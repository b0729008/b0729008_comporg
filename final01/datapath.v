==> flow/design.v <==
module datapath(RW,DA,AA,BA,MB,FS,MD,Datain,F,clk,Address_out,Con_in,Data_out,R0,R1,R2,R3,R4,R5,R6,R7,Z,N);
	input MD;
	input MB;
	input [3:0]FS;
	input [1:0]DA;
	input [1:0]AA;
	input [1:0]BA;
	input [7:0]Datain;
	input [7:0]Con_in;
	input RW;
	input clk;
	output [7:0]F;
	output [7:0]Address_out;
	output [7:0]Data_out;
	output [7:0]R0,R1,R2,R3,R4,R5,R6,R7;
	output Z,N;
	reg [7:0]regR0;
	reg [7:0]regR1;
	reg [7:0]regR2;
	reg [7:0]regR3;
	reg [7:0]regR4;
	reg [7:0]regR5;
	reg [7:0]regR6;
	reg [7:0]regR7;
	reg [7:0]regA;
	reg [7:0]regB;
	reg [7:0]regG;
	reg regZ;
	always @(posedge clk)begin
		if(RW==1)
				case(DA)
					3'b000:
						if(MD==1)
							regR0=Datain;
						else
							regR0=regG;
					3'b001:
						if(MD==1)
							regR1=Datain;
						else
							regR1=regG;
					3'b010:
						if(MD==1)
							regR2=Datain;
						else
							regR2=regG;
					3'b011:
						if(MD==1)
							regR3=Datain;
						else
							regR3=regG;
					3'b100:
						if(MD==1)
							regR4=Datain;
						else
							regR4=regG;
					3'b101:
						if(MD==1)
							regR5=Datain;
						else
							regR5=regG;
					3'b110:
						if(MD==1)
							regR6=Datain;
						else
							regR6=regG;
					3'b111:
						if(MD==1)
							regR7=Datain;
						else
							regR7=regG;		
				endcase
		else
			regR0=regR0;
			regR1=regR1;
			regR2=regR2;
			regR3=regR3;
			regR4=regR4;
			regR5=regR5;
			regR6=regR6;
			regR7=regR7;
	end
	always @(posedge clk)begin
		case(AA)
			3'b000:
				regA=regR0;
			3'b001:
				regA=regR1;
			3'b010:
				regA=regR2;
			3'b011:
				regA=regR3;
			3'b100:
				regA=regR4;
			3'b101:
				regA=regR5;
			3'b110:
				regA=regR6;
			3'b111:
				regA=regR7;
		endcase	
	end
	always @(posedge clk)begin
		case(BA)
			3'b000:
				if(MB==1)
					regB=Con_in;
				else
					regB=regR0;
			3'b001:
				if(MB==1)
					regB=Con_in;
				else
					regB=regR1;
			3'b010:
				if(MB==1)
					regB=Con_in;
				else
					regB=regR2;
			3'b011:
				if(MB==1)
					regB=Con_in;
				else
					regB=regR3;
			3'b100:
				if(MB==1)
					regB=Con_in;
				else
					regB=regR4;
			3'b101:
				if(MB==1)
					regB=Con_in;
				else
					regB=regR5;
			3'b110:
				if(MB==1)
					regB=Con_in;
				else
					regB=regR6;
			3'b111:
				if(MB==1)
					regB=Con_in;
				else
					regB=regR7;
		endcase		
	end
	always @(posedge clk)begin
		case(FS)
			4'b0000:
				regG=regA;
			4'b0001:
				regG=regA+8'b00000001;
			4'b0010:
				regG=regA+regB;
			4'b0011:
				regG=regA+regB+8'b00000001;
			4'b0100:
				regG=regA+(~regB);
			4'b0101:
				regG=regA+(~regB)+8'b00000001;
			4'b0110:
				regG=regA+8'b11111111;
			4'b0111:
				regG=regA;
			4'b1000:
				regG=regA&regB;
			4'b1001:
				regG=regA|regB;
			4'b1010:
				regG=regA^regB;
			4'b1011:
				regG=(~regA);
			4'b1100:
				regG=regB;
			4'b1101:
				regG={regB[6:0],1'b0};
			4'b1110:
				regG={1'b0,regB[7:1]};
		endcase
		if(regG==8'b00000000)
			regZ=1;
		else
			regZ=0;
	end
	assign F=regG;
	assign Address_out=regA;
	assign Data_out=regB;
	assign R0=regR0;
	assign R1=regR1;
	assign R2=regR2;
	assign R3=regR3;
	assign R4=regR4;
	assign R5=regR5;
	assign R6=regR6;
	assign R7=regR7;
	assign N=F[7];
	assign Z=regZ;
endmodule
* Tool chain data of datapath
Tool output for the design above, in the order of the flow.
Lines are those of the file above, counted from 1.
Cell names lack the library's common part.
A cell with -- has no value.
- Top module :: datapath
- Clock port :: clk
- Cell library :: sky130hd
- Corner :: tt_025C_1v80

* Elaborated design
Source: Yosys, flattened and elaborated, memories not mapped. Widths are those after wreduce. Registers that Yosys merges into a memory's read port (data or address) are not register bits. Print and check cells do not count. Equal cells are merged and count once.
- Register bits :: 57
- Bits of input ports :: 30
- Output and inout bits :: 90
- Elaborated cells :: 73
- Add/sub/neg operators :: 6
- Equality and inequality tests :: 23
- Multiplexer cells :: 13
- Bitwise gates (word level) :: 9
- Reduce/logical cells :: 14
** Operator list (number)
- parallel mux 8 bit (select 14 bit) :: 1
- 2-to-1 mux 8 bit :: 9
- parallel mux 8 bit (select 4 bit) :: 2
- equality test 4 bit (second input constant) :: 7
- adder 8 x 1 -> 8 bit (second input constant) :: 3
- equality test 4 x 3 -> 1 bit (second input constant) :: 4
- adder 8 bit :: 2
- NOT 8 bit :: 2
- equality test 2 bit (second input constant) :: 6
- OR reduction 3 bit :: 4
- AND reduction 2 bit :: 4
- equality test 4 x 2 -> 1 bit (second input constant) :: 2
- adder 8 bit (second input constant) :: 1
- AND 8 bit :: 1
- OR 8 bit :: 1
- bitwise XOR 8 bit :: 1
- logical NOT 8 bit :: 1
- equality test 2 x 1 -> 1 bit (second input constant) :: 3
- logical NOT 2 bit :: 3
- NOT 1 bit :: 4
- equality test 4 x 1 -> 1 bit (second input constant) :: 1
- logical NOT 4 bit :: 1
- OR reduction 2 bit :: 1
- 2-to-1 mux 1 bit :: 1

* Depth
Yosys ltp: most cells in a row. Word level: on the elaborated netlist, between registers, memories and ports. Mapped: between sequential cells and ports; inverters and the memories' decode and read muxes count.
- Depth in word-level cells :: 6
- ABC_AREA :: 0
- Mapped depth :: 13
- Gate-level depth less buffers :: 13

* Netlist
The flow's flattened synthesis, as Yosys stat reports it; memories are mapped. The netlist is that of the ABC_AREA named above (0 if unset); the other value can give another one.
Totals and module areas in this step are rounded.
- Cells in the netlist :: 505
- Chip area (Yosys) :: 4930 um^2
- Sequential part of the area :: 1460 um^2
- Flip-flops :: 57
- Buffer cells :: 66
** Cells by type
- edfxtp_1 :: number 32, total area 960.922 um^2
- dfxtp_1 :: number 25, total area 500.48 um^2
- mux4_2 :: number 18, total area 405.389 um^2
- ha_1 :: number 31, total area 387.872 um^2
- buf_4 :: number 34, total area 255.245 um^2
- mux2_2 :: number 17, total area 191.434 um^2
- xnor2_1 :: number 19, total area 166.41 um^2
- inv_1 :: number 34, total area 127.622 um^2
- o21ai_0 :: number 23, total area 115.11 um^2
- a21oi_1 :: number 22, total area 110.106 um^2
- nor2_1 :: number 29, total area 108.854 um^2
- nand2_1 :: number 24, total area 90.086 um^2
- mux2i_1 :: number 8, total area 80.077 um^2
- a211oi_1 :: number 10, total area 75.072 um^2
- nor3_1 :: number 13, total area 65.062 um^2
- clkbuf_1 :: number 17, total area 63.811 um^2
- fa_1 :: number 3, total area 60.058 um^2
- buf_2 :: number 10, total area 50.048 um^2
Not listed: further types 59, cells in them 136.

* Worst setup path after synthesis
Path of least setup slack by OpenSTA after synthesis, without wires, with an ideal clock, recovery checks aside; 20% of the period is set as input and as output delay. Where synthesis merged equal registers, the netlist keeps one of their names.
- Kind :: input -> register
- Start point :: input FS[0]
- End point :: register regZ
- Clock period :: 2960 ps
- Input delay :: 592 ps
- Setup time :: 88 ps
- Time at the first pin :: 592 ps
- Data arrival time :: 3061 ps
- Required time :: 2872 ps
- Setup slack :: -189 ps
- Delay of the path :: 2557 ps
- Driving pins on the path :: 13
- Buffers on the path :: 2
- Synthesis period reached :: 3149 ps
"delay of the path" = arrival - input delay + setup time.
"driving pins on the path" counts driving pins, that of a launching flip-flop among them; a cell with two outputs on the path counts twice.
"synthesis period reached" = period - worst setup slack (recovery checks aside). The figure is calculated, with input and output delays left at 20% of the set period.
The rows between start and end are the longest chain of elaborated cells between them; the timing report does not say that the signal goes this way. Where chains are equally long, one stands for them.
Each line given opens the expression or statement behind the cell; cells for indexed reads and writes are added by Yosys, which also makes memories of some case tables.
- Path through :: buf_2 > nand2b_1 > buf_2 > nor2_1 > ha_1 > a211oi_1 > o21bai_1 > a21oi_1 > xnor2_1 > a222oi_1 > o221a_2 > a21oi_1 > nor4_2
- Length of the longest elaborated chain :: 5
- Elaborated cells between the ends (all ways) :: 19
- Source lines of those cells :: 2
- Classes of those cells :: 14 x eq/ne; 2 x mux; 3 x reduce/logical
** Ends and longest elaborated chain, post-synthesis
- start: declaration :: RTL line 4 : input [3:0]FS;
- equality test 4 x 3 -> 1 bit :: RTL line 148 : case(FS)
- OR reduction 2 bit
- parallel mux 8 bit (select 14 bit) :: RTL line 148
- logical NOT 8 bit :: RTL line 180 : if(regG==8'b00000000)
- 2-to-1 mux 1 bit :: RTL line 180
- end: assignment :: RTL line 181 : regZ=1;
- end: assignment :: RTL line 183 : regZ=0;
- end: declaration :: RTL line 28 : reg regZ;

* Path in the finished layout
Path of least setup slack in the final report of stored run 1 (OpenROAD, finished layout, wires in). Where an end is a register, its clock arrival counts in the times.
The report prints the path's times to 10 ps; the period is as set.
- Kind :: input -> register
- Start point :: input FS[2]
- End point :: register regZ
- Clock period :: 3900 ps
- Input delay :: 780 ps
- Setup time :: 90 ps
- Time at the first pin :: 780 ps
- Data arrival time :: 3660 ps
- Required time :: 4130 ps
- Setup slack :: 470 ps
- Driving pins on the path :: 13
- Buffers on the path :: 2
The rows between start and end are the longest chain of elaborated cells between them; the timing report does not say that the signal goes this way. Where chains are equally long, one stands for them.
- Path through :: clkdlybuf4s50_1 > nand2b_1 > nor2_1 > buf_4 > ha_1 > o21ai_0 > o21bai_1 > a21oi_1 > xnor2_1 > a222oi_1 > o221a_2 > a21oi_1 > nor4_2
- Length of the longest elaborated chain :: 5
- Elaborated cells between the ends (all ways) :: 19
- Source lines of those cells :: 2
- Classes of those cells :: 14 x eq/ne; 2 x mux; 3 x reduce/logical
** Ends and longest elaborated chain, post-layout
- start: declaration :: RTL line 4 : input [3:0]FS;
- equality test 4 x 3 -> 1 bit :: RTL line 148 : case(FS)
- OR reduction 2 bit
- parallel mux 8 bit (select 14 bit) :: RTL line 148
- logical NOT 8 bit :: RTL line 180 : if(regG==8'b00000000)
- 2-to-1 mux 1 bit :: RTL line 180
- end: assignment :: RTL line 181 : regZ=1;
- end: assignment :: RTL line 183 : regZ=0;
- end: declaration :: RTL line 28 : reg regZ;

--- measured runs ---
Below are 2 stored runs of the flow (Yosys, OpenROAD; platform sky130hd) on datapath, each with its settings and what was measured, unordered. Constraints: input delay and output delay 20% of the set period each, output load 0.01 pF.
By "total power after layout" is meant OpenSTA's value without simulated activity: inputs other than the clock are taken to toggle once in ten clock periods, and the tool carries that through the logic.
The measured numbers are rounded.

** Stored run 1
- Settings :: period_ns=3.9; SETUP_SLACK_MARGIN=-0.24; CAP_MARGIN=20; CORE_MARGIN=2; CORE_UTILIZATION=40; SLEW_MARGIN=20
- Chip area after synthesis (Yosys) :: 4,930 um^2
- Die footprint :: 13,200 um^2
- Standard-cell area of the final layout :: 6,140 um^2
- Utilization :: 0.511
- Worst setup slack after layout :: 467 ps
- Total power after layout :: 2.41 mW

** Stored run 2
- Settings :: period_ns=2.82; CORE_UTILIZATION=57; PLACE_DENSITY=0.41; CORE_ASPECT_RATIO=1.09; CORE_MARGIN=2; TNS_END_PERCENT=70; CTS_CLUSTER_SIZE=74; CAP_MARGIN=25; SLEW_MARGIN=40; MIN_ROUTING_LAYER=met1
- Chip area after synthesis (Yosys) :: 4,930 um^2
- Die footprint :: 9,410 um^2
- Standard-cell area of the final layout :: 6,690 um^2
- Utilization :: 0.792
- Worst setup slack after layout :: -117 ps
- Total power after layout :: 3.24 mW
--- end ---
