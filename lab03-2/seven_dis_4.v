==> flow/design.v <==
module seven_display
(
    output reg  [7:0]  display,
    input       [3:0]  num,
    input              enable
);
always @(*) begin
    if(enable == 1'b1) begin
        case (num)
            4'b0000: display = 8'b11111100;
            4'b0001: display = 8'b01100000;
            4'b0010: display = 8'b11011010;
            4'b0011: display = 8'b11110010;
            4'b0100: display = 8'b01100110;
            4'b0101: display = 8'b10110110;
            4'b0110: display = 8'b10111110;
            4'b0111: display = 8'b11100100;
            4'b1000: display = 8'b11111110;
            4'b1001: display = 8'b11110110;
            4'b1010: display = 8'b11101110;
            4'b1011: display = 8'b00111110;
            4'b1100: display = 8'b10011100;
            4'b1101: display = 8'b01111010;
            4'b1110: display = 8'b11011110;
            4'b1111: display = 8'b10001110;
        endcase
    end
    else
        display = 7'b0;
end
endmodule
module seven_dis_4
#(parameter FREQ=1000, INPUT_WIDTH=4, OUTPUT_WIDTH=7)
(
    input                            clean,
    input                            clk,
    input       [3:0]                twinkle_select,
    input       [INPUT_WIDTH-1: 0]   num1,
    input       [INPUT_WIDTH-1: 0]   num2,
    input       [INPUT_WIDTH-1: 0]   num3,
    input       [INPUT_WIDTH-1: 0]   num4,
    output      [3:0]                light_select,
    output      [OUTPUT_WIDTH-1: 0]  light
);
reg twinkle;
reg [9:0] twinkle_count;
always @(posedge clk) begin
    if(clean == 1'b1) begin 
        twinkle_count = 10'b0;
        twinkle = 1'b0;
    end
    else begin
        if(twinkle_count == FREQ) begin
            twinkle_count = 10'b0;
            twinkle = ~twinkle;
        end
        else
            twinkle_count = twinkle_count + 1;
    end
end
reg  [3:0]  shift_select;
reg  [INPUT_WIDTH-1: 0] show_num;
wire [OUTPUT_WIDTH-1: 0] output_show_num;
always @(posedge clk) begin
    if(clean == 1'b1) begin
        shift_select = 4'b1000;
    end
    else 
        shift_select = {shift_select[0], shift_select[3:1]};
end
reg light_enable;
always @(*) begin
    case (shift_select)
        4'b0001: show_num = num1;
        4'b0010: show_num = num2;
        4'b0100: show_num = num3;
        4'b1000: show_num = num4;
        default: show_num = num1;
    endcase
    case (shift_select)
        4'b0001: light_enable = (twinkle_select[0]== 1'b1)? twinkle: 1'b1; 
        4'b0010: light_enable = (twinkle_select[1]== 1'b1)? twinkle: 1'b1;
        4'b0100: light_enable = (twinkle_select[2]== 1'b1)? twinkle: 1'b1;
        4'b1000: light_enable = (twinkle_select[3]== 1'b1)? twinkle: 1'b1;
        default: light_enable = (twinkle_select[0]== 1'b1)? twinkle: 1'b1;
    endcase
end
seven_display sd(.display(output_show_num),
                 .num(show_num),
                 .enable(light_enable));
assign light_select = shift_select;
assign light = output_show_num;
endmodule
# Reports on seven_dis_4
# What the tools print for seven_dis_4, step after step.
# Lines are those of the file above, counted from 1.
# Cell names lack the library's common part.
# A cell with -- has no value.
dict set report setup {
  top_module {seven_dis_4}
  clock_port {clk}
  library {sky130hd}
  lib_corner {tt_025C_1v80}
}

# After elaboration
# Yosys after proc, flatten, opt, wreduce and memory -nomap, before mapping. Enables and synchronous resets that opt folds into registers are not counted as muxes. Memory bits, and registers merged into a memory's read port (data or address), are not among the register bits. Print and check cells are not counted. Equal cells are merged and count once.
# Memory sizes are those after Yosys's memory passes, which may raise the word count (mostly to a power of two), join words into wider ones and drop unused or constant bits.
dict set report word_totals {
  register_bits 15
  rom_bits 112
  n_memories 1
  out_inout_bits 11
  elab_cells 18
}
# name size word_bits read_ports write_ports line_no
set memory_table {}
lappend memory_table {{(name not given)} 16 7 1 0 9} ;# case (num)
dict set report classes {
  addsub 1
  equal 4
  n_mux 7
  logic 1
  reduce_logical 1
}
# cell count
set ops {}
lappend ops {{parallel mux 4 bit (select 3 bit)} 1}
lappend ops {{adder 10 x 1 -> 10 bit with constant B} 1}
lappend ops {{equality test 10 bit with constant B} 1}
lappend ops {{2-to-1 mux 7 bit} 1}
lappend ops {{equality test 4 x 2 -> 1 bit with constant B} 1}
lappend ops {{equality test 4 x 3 -> 1 bit with constant B} 1}
lappend ops {{equality test 4 bit with constant B} 1}
lappend ops {{2-to-1 mux 1 bit} 4}
lappend ops {{parallel mux 1 bit (select 3 bit)} 1}
lappend ops {{OR reduction 2 bit} 1}
lappend ops {{inverter 1 bit} 1}

# Depth
# Depth = most cells in a row (Yosys ltp): at word level without a register or memory, in the mapped netlist without a sequential cell, where the memories' decode and read muxes count.
dict set report logic_depth {
  ltp_word 3
  ABC_AREA 0
  mapped_depth 9
}

# After synthesis
# Yosys stat after the flow's synthesis: flattened, memories mapped to cells. It holds for the ABC_AREA given above (unset counts as 0); a run with the other value may have another netlist.
# The area totals of this step are shown rounded.
dict set report mapped {
  cell_count 117
  area_um2 1010
  ff_cells 15
}
# cell_type count
set types {}
lappend types {dfxtp_1 15}
lappend types {ha_1 7}
lappend types {nor2_1 17}
lappend types {xor2_1 6}
lappend types {nor4b_1 5}
lappend types {a222oi_1 4}
lappend types {nor2b_1 6}
lappend types {a22o_1 4}
lappend types {xnor2_1 4}
lappend types {a2111oi_2 2}
lappend types {inv_1 8}
lappend types {buf_6 2}
lappend types {mux2i_1 2}
lappend types {nand3_1 4}
lappend types {and3_1 3}
lappend types {nand2b_1 3}
lappend types {a31o_2 2}
lappend types {a21oi_1 3}
# Other cell types: 17; their cells: 20.
# The figures by module come from a second, unflattened synthesis with its own total; it is not the netlist above.
dict set report hier_totals {
  cells_unflattened 128
  area_unflattened_um2 1100
}
# Rows give one instance, submodules left out.
# mod instances n_cells mod_area_um2 mod_seq_area_um2
set modules {}
lappend modules {seven_dis_4 1 94 786 300}
lappend modules {seven_display 1 34 312 0.0}

# Worst setup path after synthesis
# OpenSTA on the mapped netlist: ideal clock, no wires. The path of least setup slack (recovery checks aside). Input and output delay are each 20% of the period. Register names are those of the netlist, which keeps one name where synthesis merged equal registers.
dict set report synth_timing {
  path_type {input to output}
  startpoint {in num3[0]}
  endpoint {out light[6]}
  tclk_ns 4.0
  in_delay_ns 0.800
  out_delay_ns 0.800
  t_first_pin_ns 0.800
  arrival_ns 2.744
  slack_ns 0.456
  delay_ns 1.944
  path_stages 5
  n_path_buf 0
  synth_period_reached_ns 3.544
}
# "delay_ns" is the arrival time less input delay plus setup time.
# At an output port there is no setup time.
# "path_stages": output pins that drive a net of the path, with the launching flip-flop's if there is one; two outputs of one cell count as two.
# "synth_period_reached_ns" = period - worst setup slack (recovery checks aside). The figure is calculated, with input and output delays left at 20% of the set period.
# Between the ends stands the longest chain of elaborated cells between them, by number of cells; it is not shown to be the way that was timed. Of several equally long chains one is given.
# A line is the first line of the expression or statement that the cell stems from. Yosys adds cells for indexed reads and writes and turns some case tables into memories.
# The chain passes a memory read, where the word-level depth is cut; so it can be longer than that depth.
dict set report synth_via {
  path_cell_list {a22o_1 -> a222oi_1 -> ha_1 -> and3b_1 -> a2111oi_2}
  elab_chain_cells 3
}
# item line_no
set synth_lines {}
lappend synth_lines {{start, declared} 40} ;# input       [INPUT_WIDTH-1: 0]   num3,
lappend synth_lines {{parallel mux 4 bit (select 3 bit)} 73} ;# case (shift_select)
lappend synth_lines {{memory read (16 x 7 bit)} 9} ;# case (num)
lappend synth_lines {{2-to-1 mux 7 bit} 8} ;# if(enable == 1'b1) begin
lappend synth_lines {{end, declared} 43} ;# output      [OUTPUT_WIDTH-1: 0]  light

# Worst path after layout
# From the final timing report of flow run A: the path of least setup slack in the routed layout; clock arrival at registers is part of the times.
dict set report layout_timing {
  path_type {input to output}
  startpoint {in num3[1]}
  endpoint {out light[4]}
  tclk_ns 4.71
  in_delay_ns 0.94
  out_delay_ns 0.94
  t_first_pin_ns 0.94
  arrival_ns 3.46
  slack_ns 0.31
  path_stages 9
  n_path_buf 3
}
# Between the ends stands the longest chain of elaborated cells between them, by number of cells; it is not shown to be the way that was timed. Of several equally long chains one is given.
# The chain passes a memory read, where the word-level depth is cut; so it can be longer than that depth.
dict set report layout_via {
  path_cell_list {clkdlybuf4s50_1 -> a22o_1 -> a222oi_1 -> buf_4 -> inv_1 -> ha_1 -> a211o_1 -> o22ai_1 -> clkdlybuf4s50_1}
  elab_chain_cells 3
}
# item line_no
set layout_lines {}
lappend layout_lines {{start, declared} 40} ;# input       [INPUT_WIDTH-1: 0]   num3,
lappend layout_lines {{parallel mux 4 bit (select 3 bit)} 73} ;# case (shift_select)
lappend layout_lines {{memory read (16 x 7 bit)} 9} ;# case (num)
lappend layout_lines {{2-to-1 mux 7 bit} 8} ;# if(enable == 1'b1) begin
lappend layout_lines {{end, declared} 43} ;# output      [OUTPUT_WIDTH-1: 0]  light

; Flow measurements of seven_dis_4 on sky130hd: 2 stored runs with different settings, listed in no order. Input and output delays are each 20% of the period that was set; the output load is 0.01 pF.
; "worst_setup_path_time_ns" = time allowed to the worst setup path (clock period - input delay - output delay, where it has them) - its slack; a late launch clock adds to it, a late capture clock takes from it.
; "total_power_uw" rests on the timing tool's default activity at the inputs, not on a simulated workload.
; The results are shown rounded.

[flow run A: settings]
period_ns = 4.71
CORE_UTILIZATION = 40
HOLD_SLACK_MARGIN = -0.04
CORE_MARGIN = 9
CELL_PAD_IN_SITES_GLOBAL_PLACEMENT = 1
CELL_PAD_IN_SITES_DETAIL_PLACEMENT = 1
SLEW_MARGIN = 40
CAP_MARGIN = 20
[flow run A: results]
synthArea_um2 = 1010
die_footprint_um2 = 4670
post_route_util_frac = 0.601
fin_ws_ns = 0.310
ws_hold_ns = 0.487
total_power_uw = 337
worst_setup_path_time_ns = 2.52
critical_path_type = input to output

[flow run B: settings]
period_ns = 4.05
SETUP_SLACK_MARGIN = -0.07
CAP_MARGIN = 20
CORE_MARGIN = 2
CORE_UTILIZATION = 40
SLEW_MARGIN = 20
[flow run B: results]
synthArea_um2 = 1010
die_footprint_um2 = 2950
post_route_util_frac = 0.578
fin_ws_ns = 0.067
ws_hold_ns = 0.486
total_power_uw = 394
worst_setup_path_time_ns = 2.36
critical_path_type = input to output
